==> flow/design.v <==
`timescale 1ns / 1ps
module Seven_Seg_Display(
    input clk,
    input btn0, btn1,
    output [6:0] ck_io
    );
    enum {ZERO, ONE, TWO, THREE, FOUR, FIVE, SIX, SEVEN, EIGHT, NINE} 
            cur_state, nex_state;
    logic [6:0] leds;
    logic increment, reset, increment_down;  
    assign ck_io = leds;
    assign increment = btn0;
    assign reset = btn1;
    always_ff @( posedge clk ) begin
        if(reset)  
            cur_state <= ZERO;
        else if(increment & ~increment_down)  
            cur_state <= nex_state;
        else
            cur_state <= cur_state;  
        if(increment)  
            increment_down <= 1;
        else if(~increment)  
            increment_down <= 0;
        else
            increment_down <= increment_down;  
    end
    always_comb begin
        case (cur_state) 
            ZERO: begin 
                nex_state = ONE;
                leds = 7'b1110111;  
            end
            ONE: begin 
                nex_state = TWO;
                leds = 7'b0010100;  
            end
            TWO: begin 
                nex_state = THREE;
                leds = 7'b1011011;  
            end
            THREE: begin 
                nex_state = FOUR;
                leds = 7'b1011101;  
            end
            FOUR: begin 
                nex_state = FIVE;
                leds = 7'b0111100;  
            end
            FIVE: begin 
                nex_state = SIX;
                leds = 7'b1101101;  
            end
            SIX: begin 
                nex_state = SEVEN;
                leds = 7'b0101111;  
            end
            SEVEN: begin 
                nex_state = EIGHT;
                leds = 7'b1010100;  
            end
            EIGHT: begin 
                nex_state = NINE;
                leds = 7'b1111111;  
            end
            NINE: begin 
                nex_state = ZERO;
                leds = 7'b1111100;  
            end
            default: begin
                nex_state = ZERO;
                leds = 7'b0001000;  
            end
        endcase
    end
endmodule
### Tool chain data of Seven_Seg_Display

What the tools print for Seven_Seg_Display, step after step.
Line numbers count from 1 in the design file above.
Operators: Yosys type, input widths -> output width; for muxes data width and select width s.
Cell names lack the library's common part.
A cell with n/a has no value.

| design | value |
|---|---|
| top | Seven_Seg_Display |
| clock | clk |
| library | sky130hd |
| timing corner | tt_025C_1v80 |

### After elaboration

Counts by Yosys on the flattened word-level netlist (proc, flatten, opt, wreduce; memories kept). Print and check cells are left out. Cells with the same type and inputs are merged into one.
Yosys's memory passes give these memory sizes; they may raise the number of words (mostly to a power of two), join words into wider ones and drop unused or constant bits.

| cells by class | value |
|---|---|
| muxes and demuxes | 3 |
| bitwise logic cells | 2 |
| reduce/logical cells | 1 |

Operators by type and width:

| kind | count |
|---|---|
| $mux 39 | 1 |
| $logic_not 28->1 | 1 |
| $mux 4 | 2 |
| $and 1x1->1 | 1 |
| $not 1->1 | 1 |

| word-level totals | value |
|---|---|
| register bits | 33 |
| ROM bits | 176 |
| clocked read ports x word width | 11 |
| memories kept | 1 |
| bits of input ports | 3 |
| output and inout port bits | 7 |

Memory list:

| name | depth | width | rd ports | wr ports | RTL line | source |
|---|---|---|---|---|---|---|
| (name not given) | 16 | 11 | 1 | 0 | 29 | `case (cur_state)` |

### Depth

Longest topological path by Yosys (ltp), each cell counted once; first at word level (registers and memories cut), then after technology mapping (sequential cells cut; the memories' decode and read muxes count).

| depth | value |
|---|---|
| depth after elaboration | 4 |
| ABC_AREA | 0 |
| mapped depth | 7 |
| gate-level depth less buffers | 7 |

### Synthesis result

Source: synth_stat.txt of the flow (Yosys; design flattened, memories mapped). It holds for the ABC_AREA given above (unset counts as 0); a run with the other value may have another netlist.
The area totals of this step are shown rounded.

| synthesis totals | value |
|---|---|
| mapped cells | 62 |
| cell area after synthesis | 0.00072 mm² |
| sequential part of the area | 0.00032 mm² |
| mapped flip-flops | 16 |

Cell types:

| cell | count | total area (µm²) |
|---|---|---|
| dfxtp_1 | 16 | 320.307 |
| ha_1 | 6 | 75.072 |
| mux2i_1 | 5 | 50.048 |
| and4bb_4 | 2 | 32.531 |
| buf_6 | 2 | 22.522 |
| a31oi_4 | 1 | 21.27 |
| a31o_1 | 2 | 17.517 |
| a21o_1 | 2 | 15.014 |
| inv_1 | 4 | 15.014 |
| mux2_4 | 1 | 15.014 |
| o21ai_1 | 3 | 15.014 |
| and4bb_1 | 1 | 12.512 |
| nand4bb_1 | 1 | 11.261 |
| nor2_1 | 3 | 11.261 |
| a31o_2 | 1 | 8.758 |
| nand2b_2 | 1 | 8.758 |
| o21ai_2 | 1 | 8.758 |
| o311ai_1 | 1 | 8.758 |

Other cell types: 8; their cells: 9.

### Timing after synthesis

Source: OpenSTA report_checks on the synthesized netlist (no wires, ideal clock, input and output delay 20% of the period each), path of least setup slack; recovery checks are left aside. Register names are those of the netlist, which keeps one name where synthesis merged equal registers.

| timing post-synthesis | value |
|---|---|
| path type | input-to-reg |
| from | in btn1 |
| to | reg (no name shown) |
| period | 2.05 ns |
| time at the first pin | 0.410 ns |
| data arrival time | 1.626 ns |
| required time | 1.934 ns |
| path slack | 0.309 ns |
| delay of the path | 1.332 ns |
| stages | 7 |
| buffers on the path | 1 |
| period reached after synthesis | 1.741 ns |

"delay of the path" is the arrival time less input delay plus setup time.
"stages" counts driving pins, that of a launching flip-flop among them; a cell with two outputs on the path counts twice.
"period reached after synthesis" is the clock period less the worst setup slack; recovery checks do not enter. This is arithmetic on one report: input and output delays are still those of the set period (20% each).

| on the way, post-synthesis | value |
|---|---|
| cells stage by stage | buf_6 -> and4bb_1 -> a31o_1 -> inv_1 -> ha_1 -> and4bb_4 -> a31o_1 |

RTL lines, path post-synthesis:

| what | RTL line | source |
|---|---|---|
| start, declared | 4 | `input btn0, btn1,` |

No chain of elaborated cells between the ends is given.

### Path in the finished layout

From the final timing report of flow run 1: the path of least setup slack in the routed layout; clock arrival at registers is part of the times.

| timing post-layout | value |
|---|---|
| path type | input-to-reg |
| from | in btn0 |
| to | reg (no name shown) |
| period | 1.86 ns |
| time at the first pin | 0.37 ns |
| data arrival time | 1.99 ns |
| required time | 2.04 ns |
| path slack | 0.05 ns |
| stages | 7 |
| buffers on the path | 1 |

| on the way, post-layout | value |
|---|---|
| cells stage by stage | clkdlybuf4s50_1 -> and4bb_1 -> a31o_1 -> inv_1 -> ha_1 -> and4bb_4 -> a31o_1 |

RTL lines, path post-layout:

| what | RTL line | source |
|---|---|---|
| start, declared | 4 | `input btn0, btn1,` |

No chain of elaborated cells between the ends is given.

Flow measurements of Seven_Seg_Display on sky130hd: 2 stored runs with different settings, listed in no order. Input and output delays are each 20% of the period that was set; the output load is 0.01 pF.
"period achieved" is the run's clock period less its worst setup slack. It is reckoned from that one timing run; input and output delays stay at 20% of the period that was set.
"worst setup path time" means the part of the period allowed to the worst setup path (the constraints hold back 20% at inputs and 20% at outputs) less its slack; where the path has registers, the arrival times of their clocks count too.
"power consumption" is the tool's figure for a default switching activity; nothing was simulated.
Results are given in rounded form.
Among the settings, . means not set for that run.

| run | period_ns | SETUP_SLACK_MARGIN | CAP_MARGIN | CORE_MARGIN | CORE_UTILIZATION | SLEW_MARGIN | CORE_ASPECT_RATIO | GPL_ROUTABILITY_DRIVEN | area of the synthesized netlist (mm²) | total die area (mm²) | standard-cell area after routing (mm²) | post-route utilization | lowest setup slack (ns) | total negative slack (ns) | smallest hold slack (ns) | power consumption (µW) | period achieved (ns) | worst setup path time (ns) | type of the worst setup path |
|---|---|---|---|---|---|---|---|---|---|---|---|---|---|---|---|---|---|---|---|
| flow run 1 | 1.86 | -0.1 | 20 | 2 | 40 | 20 | . | . | 0.00072 | 0.0022 | 0.00093 | 0.54 | 0.053 | 0.000 | 0.50 | 620 | 1.807 | 1.44 | input-to-reg |
| flow run 2 | 2.98 | . | 25 | 2 | 36 | 10 | 0.6 | 0 | 0.00072 | 0.0024 | 0.00087 | 0.47 | 0.63 | 0.000 | 0.51 | 410 | 2.355 | 1.76 | input-to-reg |
